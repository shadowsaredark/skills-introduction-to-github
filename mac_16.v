==> flow/design.v <==
`timescale 1ns / 1ps
module CLA #(
    parameter DATA_WIDTH = 8
    )
    (   
    input [DATA_WIDTH-1:0] a,
    input [DATA_WIDTH-1:0] b,
    input  cin,
    output [DATA_WIDTH-1:0] sum,
    output cout
    );
    wire [DATA_WIDTH-1:0] g;
    wire [DATA_WIDTH-1:0] p;
    wire [DATA_WIDTH:0]   c;
    assign c[0] = cin;
    genvar i;
    generate
     for(i=0;i<DATA_WIDTH;i=i+1) begin
            assign sum[i] = a[i] ^ b[i] ^ c[i];
            assign p[i] = a[i] | b[i];
            assign g[i] = a[i] & b[i];
            assign c[i+1] = g[i] | (p[i] & c[i]);
            end
     endgenerate
     assign cout  = c[DATA_WIDTH];       
endmodule
    `timescale 1ns / 1ps
    module mac16 (
        input         clk,
        input         rst_n,
        input  [15:0] a,      
        input  [15:0] b,      
        input  [31:0] acc,    
        output reg [31:0] out  
    );
        wire [31:0] prod;
        mul16x16 mul_inst (
            .a(a),
            .b(b),
            .p(prod)   
        );
        reg [31:0] reg_prod;
        always @(posedge clk or negedge rst_n) begin
            if (!rst_n)
                reg_prod <= 0;
            else
                reg_prod <= prod;   
        end
        reg [31:0] acc_d1, acc_d2;
        always @(posedge clk or negedge rst_n) begin
            if (!rst_n) begin
                acc_d1 <= 0;
                acc_d2 <= 0;
            end else begin
                acc_d1 <= acc;
                acc_d2 <= acc_d1;
            end
        end
        wire [31:0] sum;
        wire cout_dummy;
        CLA #(.DATA_WIDTH(32)) adder (
            .a(reg_prod),
            .b(acc_d2),
            .cin(1'b0),
            .sum(sum),
            .cout(cout_dummy)
        );
        always @(posedge clk or negedge rst_n) begin
            if (!rst_n)
                out <= 0;
            else
                out <= sum;
        end
    endmodule
`timescale 1ns / 1ps
module mul16x16 (
    input  [15:0] a,
    input  [15:0] b,
    output [31:0] p
);
    wire [7:0] a_high = a[15:8];
    wire [7:0] a_low  = a[7:0];
    wire [7:0] b_high = b[15:8];
    wire [7:0] b_low  = b[7:0];
    wire [15:0] pp_hh, pp_lh, pp_hl, pp_ll;
    mul8x8 u_hh (.a(a_high), .b(b_high), .p(pp_hh));
    mul8x8 u_lh (.a(a_low),  .b(b_high), .p(pp_lh));
    mul8x8 u_hl (.a(a_high), .b(b_low),  .p(pp_hl));
    mul8x8 u_ll (.a(a_low),  .b(b_low),  .p(pp_ll));
    wire [31:0] term_ll = {16'b0, pp_ll};                 
    wire [31:0] term_lh = {8'b0, pp_lh, 8'b0};            
    wire [31:0] term_hl = {8'b0, pp_hl, 8'b0};            
    wire [31:0] term_hh = {pp_hh, 16'b0};                 
    assign p = term_ll + term_lh + term_hl + term_hh;
endmodule
`timescale 1ns / 1ps
module mul2x2(
    input [1:0] a,
    input [1:0] b,
    output [3:0] p
    );
  wire pp0, pp1, pp2, pp3;        
    wire sum1, carry1;
    assign pp0 = a[0] & b[0];       
    assign pp1 = a[1] & b[0];       
    assign pp2 = a[0] & b[1];       
    assign pp3 = a[1] & b[1];       
    assign sum1   = pp1 ^ pp2;
    assign carry1 = pp1 & pp2;
    assign p[0] = pp0;
    assign p[1] = sum1;
    assign p[2] = carry1 ^ pp3;
    assign p[3] = carry1 & pp3;
endmodule
`timescale 1ns / 1ps
module mul4x4 #(parameter N = 4)(
    input  [N-1:0] a,
    input  [N-1:0] b,
    output [2*N-1:0] p
);
    wire [3:0] pp_ah_bh, pp_al_bh, pp_ah_bl, pp_al_bl;
    wire [7:0] shifted_pp1, shifted_pp2, shifted_pp3, shifted_pp4;
    wire [7:0] sum1, sum2;
    wire c1, c2;
    mul2x2 u1(.a(a[3:2]), .b(b[3:2]), .p(pp_ah_bh));
    mul2x2 u2(.a(a[1:0]), .b(b[3:2]), .p(pp_al_bh));
    mul2x2 u3(.a(a[3:2]), .b(b[1:0]), .p(pp_ah_bl));
    mul2x2 u4(.a(a[1:0]), .b(b[1:0]), .p(pp_al_bl));
    assign shifted_pp1 = {pp_ah_bh, 4'b0000};
    assign shifted_pp2 = {2'b00, pp_al_bh, 2'b00};
    assign shifted_pp3 = {2'b00, pp_ah_bl, 2'b00};
    assign shifted_pp4 = {4'b0000, pp_al_bl};
    CLA #(.DATA_WIDTH(8)) cla1(.a(shifted_pp3), .b(shifted_pp4), .cin(1'b0), .sum(sum1), .cout(c1));
    CLA #(.DATA_WIDTH(8)) cla2(.a(shifted_pp1), .b(shifted_pp2), .cin(c1), .sum(sum2), .cout(c2));
    CLA #(.DATA_WIDTH(8)) cla3(.a(sum1), .b(sum2), .cin(c2), .sum(p), .cout());
endmodule
`timescale 1ns / 1ps
module mul8x8 (
    input  [7:0]  a,
    input  [7:0]  b,
    output [15:0] p
);
    wire [7:0] pp_hh;  
    wire [7:0] pp_lh;  
    wire [7:0] pp_hl;  
    wire [7:0] pp_ll;  
    wire [15:0] sum1, sum2;
    wire carry1, carry2;
    mul4x4 u_hh (.a(a[7:4]), .b(b[7:4]), .p(pp_hh));  
    mul4x4 u_lh (.a(a[3:0]), .b(b[7:4]), .p(pp_lh));
    mul4x4 u_hl (.a(a[7:4]), .b(b[3:0]), .p(pp_hl));
    mul4x4 u_ll (.a(a[3:0]), .b(b[3:0]), .p(pp_ll));  
    CLA #(.DATA_WIDTH(16)) cla1 (
        .a({4'b0000, pp_hl, 4'b0000}), 
        .b({8'b00000000, pp_ll}), 
        .cin(1'b0), 
        .sum(sum1), 
        .cout(carry1)
    );
    CLA #(.DATA_WIDTH(16)) cla2 (
        .a({pp_hh, 8'b00000000}), 
        .b({4'b0000, pp_lh, 4'b0000}), 
        .cin(carry1), 
        .sum(sum2), 
        .cout(carry2)
    );
    CLA #(.DATA_WIDTH(16)) cla3 (
        .a(sum1), 
        .b(sum2), 
        .cin(carry2), 
        .sum(p), 
        .cout()  
    );
endmodule
# Step by step through the tools: mac16
# What the tools print for mac16, step after step.
# Line numbers count from 1 in the design file above.
# Library cell names are shortened.
# The mark n/a stands for no value.
# setup
top	mac16
clk_port	clk
cell_library	sky130hd
pvt_corner	tt_025C_1v80

# Elaborated design
# Source: Yosys, flattened and elaborated, memories not mapped. Widths are those after wreduce; folded enables and synchronous resets count as part of the registers. Registers that Yosys merges into a memory's read port (data or address) are not register bits. Print and check cells do not count. Equal cells are merged and count once.
# classes
add_sub_neg	3
n_logic	2132
# ops
cell	count
1-bit AND	981
1-bit bitwise XOR	747
1-bit OR	404
32-bit by 24-bit adder with 32-bit output	1
32-bit adder	1
16-bit by 24-bit adder with 25-bit output	1
# bits
reg_bits	128

# Depth
# Longest topological path by Yosys (ltp), each cell counted once; first at word level (registers and memories cut), then after technology mapping (sequential cells cut; the memories' decode and read muxes count).
# logic_depth
ltp_word	62
ABC_AREA	0
mapped_depth	64
mapped_depth_nobuf	61

# Mapped cells and area
# Source: synth_stat.txt of the flow (Yosys; design flattened, memories mapped). It holds for the ABC_AREA given above (unset counts as 0); a run with the other value may have another netlist.
# The area totals of this step are shown rounded.
# mapped
seq_area_um2	3200
n_buf	45
area_um2	17000
cell_count	1646
ffs	128
# by_type
type	count
fa_1	229
ha_1	339
dfrtp_1	128
inv_1	402
and2_1	231
xnor2_1	34
xor2_1	33
clkbuf_1	45
nand2_1	40
and3_1	22
maj3_1	12
a21oi_1	19
nor2_1	22
a21o_1	10
nor3_1	12
o21ai_0	10
nand3_1	7
a31oi_1	5
# Other cell types: 30; their cells: 46.
# The figures by module come from a second, unflattened synthesis with its own total; it is not the netlist above.
# hier_totals
cells_unflattened	2017
hier_area_um2	23000
# Rows give one instance, submodules left out.
# modules
module	n_inst	n_cells	seq_area_um2	mod_area_um2
CLA (DATA_WIDTH=8)	48	18	0.0	200
CLA (DATA_WIDTH=16)	12	26	0.0	360
mul2x2	64	8	0.0	65
mac16	1	129	3200	3200
mul16x16	1	138	0.0	1200
CLA (DATA_WIDTH=32)	1	42	0.0	680
mul4x4	16	1	0.0	3.8
mul8x8	4	1	0.0	3.8

# Timing after synthesis
# Path of least setup slack by OpenSTA after synthesis, without wires, with an ideal clock, recovery checks aside; 20% of the period is set as input and as output delay. Where synthesis merged equal registers, the netlist keeps one of their names.
# synth_path
path_type	in2reg
start	input a[0]
end	register reg_prod[27]
path_buffers	1
slack_ns	2.513
launch_ns	3.560
path_delay_ns	11.727
setup_ns	0.080
arrival_time_ns	15.207
driving_pins	57
input_delay_ns	3.560
tclk_ns	17.8
synth_period_reached_ns	15.287
# "path_delay_ns" is the arrival time less input delay plus setup time.
# "driving_pins" counts driving pins, that of a launching flip-flop among them; a cell with two outputs on the path counts twice.
# "synth_period_reached_ns" = period - worst setup slack (recovery checks aside). The figure is calculated, with input and output delays left at 20% of the set period.
# Between the ends stands the longest chain of elaborated cells between them, by number of cells; it is not shown to be the way that was timed. Of several equally long chains one is given.
# A line is the first line of the expression or statement that the cell stems from. Yosys adds cells for indexed reads and writes and turns some case tables into memories.
# synth_via
path_cell_list	clkbuf_1 and2_1 ha_1 ha_1 ha_1 inv_1 fa_1 inv_1 ha_1 ha_1 and3_1 ha_1 fa_1 fa_1 inv_1 fa_1 fa_1 fa_1 [21 not listed] fa_1 inv_1 fa_1 ha_1 ha_1 ha_1 o21ai_0 nor3b_2 mux2i_1 o2111ai_1 fa_1 inv_1 ha_1 nand2_1 o31ai_4 a211oi_4 o41ai_1 xnor2_1
elab_chain_cells	56
cells_between	533
cone_lines	11
# synth_rtl
item	line	rtl
start, declared	31	input  [15:0] a,
1-bit AND	106	assign pp2 = a[0] & b[1];
1-bit AND	109	assign carry1 = pp1 & pp2;
1-bit AND	113	assign p[3] = carry1 & pp3;
1-bit OR	20	assign p[i] = a[i] | b[i];
1-bit AND	22	assign c[i+1] = g[i] | (p[i] & c[i]);
1-bit OR	22
1-bit AND x5	22
[37 not listed]	n/a
1-bit AND	22
1-bit OR	22
1-bit AND x2	22
1-bit bitwise XOR	19	assign sum[i] = a[i] ^ b[i] ^ c[i];
16-bit by 24-bit adder with 25-bit output	94	assign p = term_ll + term_lh + term_hl + term_hh;
32-bit by 24-bit adder with 32-bit output	94
32-bit adder	94
end, assigned	45	reg_prod <= 0;
end, assigned	47	reg_prod <= prod;
end, declared	42	reg [31:0] reg_prod;

# Timing after layout
# Path of least setup slack in the final report of record 1 (OpenROAD, finished layout, wires in). Where an end is a register, its clock arrival counts in the times.
# layout_path
path_type	in2reg
start	input a[9]
end	register reg_prod[26]
driving_pins	55
tclk_ns	13.2
launch_ns	2.64
path_buffers	1
arrival_time_ns	14.45
input_delay_ns	2.64
setup_ns	0.10
slack_ns	-0.92
# Between the ends stands the longest chain of elaborated cells between them, by number of cells; it is not shown to be the way that was timed. Of several equally long chains one is given.
# layout_via
path_cell_list	dlygate4sd2_1 and2_1 ha_1 ha_1 ha_1 inv_1 fa_1 inv_1 ha_1 ha_1 and3_1 ha_1 inv_1 fa_1 fa_1 inv_1 fa_1 inv_1 [19 not listed] fa_1 inv_1 fa_1 fa_2 fa_1 inv_1 fa_1 ha_1 ha_1 xnor2_2 fa_1 inv_2 ha_4 and3_1 o21a_1 a311oi_4 a21boi_2 xor2_1
elab_chain_cells	55
cells_between	502
cone_lines	11
# layout_rtl
item	line	rtl
start, declared	31	input  [15:0] a,
1-bit AND	105	assign pp1 = a[1] & b[0];
1-bit AND	109	assign carry1 = pp1 & pp2;
1-bit AND	113	assign p[3] = carry1 & pp3;
1-bit OR	20	assign p[i] = a[i] | b[i];
1-bit AND	22	assign c[i+1] = g[i] | (p[i] & c[i]);
1-bit OR	22
1-bit AND x5	22
[36 not listed]	n/a
1-bit OR	22
1-bit AND	22
1-bit OR	22
1-bit AND x2	22
1-bit bitwise XOR	19	assign sum[i] = a[i] ^ b[i] ^ c[i];
32-bit by 24-bit adder with 32-bit output	94	assign p = term_ll + term_lh + term_hl + term_hh;
32-bit adder	94
end, assigned	45	reg_prod <= 0;
end, assigned	47	reg_prod <= prod;
end, declared	42	reg [31:0] reg_prod;

==> runs of mac16 <==
Top module mac16; platform sky130hd; tools Yosys and OpenROAD; 2 stored runs in no particular order. Input and output delays are each 20% of the period that was set; the output load is 0.01 pF.
"achieved_period_ns" = clock period - worst setup slack. The figure is calculated, with input and output delays left at 20% of the set period.
"worst_path_ns" means the part of the period allowed to the worst setup path (the constraints hold back 20% at inputs and 20% at outputs) less its slack; where the path has registers, the arrival times of their clocks count too.
Results are given in rounded form.

Record 1, flow files:
==> flow/run.sh <==
#!/bin/bash
# the make line also repeats the synthesis and layout settings of config.mk as NAME=value (left out here)
make -C /OpenROAD-flow-scripts/flow DESIGN_CONFIG=/design/flow/config.mk WORK_HOME=/design/flow/orfs CLKGATE_MAP_FILE= finish
==> flow/config.mk <==
export PLATFORM = sky130hd
export DESIGN_NAME = mac16
export DESIGN_NICKNAME = mac16
export VERILOG_FILES = /design/flow/design.v
export SDC_FILE = /design/flow/constraint.sdc
export NUM_CORES = 4
export LEC_CHECK = 0
export CAP_MARGIN = 20
export CELL_PAD_IN_SITES_GLOBAL_PLACEMENT = 0
export CORE_ASPECT_RATIO = 0.84
export CORE_MARGIN = 2
export CORE_UTILIZATION = 68
export GPL_TIMING_DRIVEN = 1
export PLACE_DENSITY = 0.61
export SLEW_MARGIN = 20
==> flow/constraint.sdc <==
create_clock -name core_clock -period 13.2 [get_ports {clk}]
set_input_delay 2.6400 -clock core_clock [delete_from_list [all_inputs] [get_ports {clk}]]
set_output_delay 2.6400 -clock core_clock [all_outputs]
set_load 0.01 [all_outputs]

==> results of record 1, as CSV <==
result,value
synth_area_um2,17000
fin_hold_ws_ns,0.35
worstSetupSlack_ns,-0.92
worst_path_ns,11.48
worstPathKind,"in2reg"
dieArea_um2,26000
achieved_period_ns,14.120
final_cell_area_um2,21000
utilization_pct,86

Record 2, flow files:
==> flow/run.sh <==
#!/bin/bash
# the make line also repeats the synthesis and layout settings of config.mk as NAME=value (left out here)
make -C /OpenROAD-flow-scripts/flow DESIGN_CONFIG=/design/flow/config.mk WORK_HOME=/design/flow/orfs CLKGATE_MAP_FILE= finish
==> flow/config.mk <==
export PLATFORM = sky130hd
export DESIGN_NAME = mac16
export DESIGN_NICKNAME = mac16
export VERILOG_FILES = /design/flow/design.v
export SDC_FILE = /design/flow/constraint.sdc
export NUM_CORES = 4
export LEC_CHECK = 0
export CAP_MARGIN = 25
export CELL_PAD_IN_SITES_GLOBAL_PLACEMENT = 1
export CORE_ASPECT_RATIO = 1.44
export CORE_MARGIN = 2
export CORE_UTILIZATION = 70
export PLACE_DENSITY = 0.38
export SLEW_MARGIN = 20
export TNS_END_PERCENT = 20
==> flow/constraint.sdc <==
create_clock -name core_clock -period 23.3 [get_ports {clk}]
set_input_delay 4.6600 -clock core_clock [delete_from_list [all_inputs] [get_ports {clk}]]
set_output_delay 4.6600 -clock core_clock [all_outputs]
set_load 0.01 [all_outputs]

==> results of record 2, as CSV <==
result,value
synth_area_um2,17000
fin_hold_ws_ns,0.35
worstSetupSlack_ns,5.5
worst_path_ns,13.17
worstPathKind,"in2reg"
dieArea_um2,26000
achieved_period_ns,17.834
final_cell_area_um2,19000
utilization_pct,79
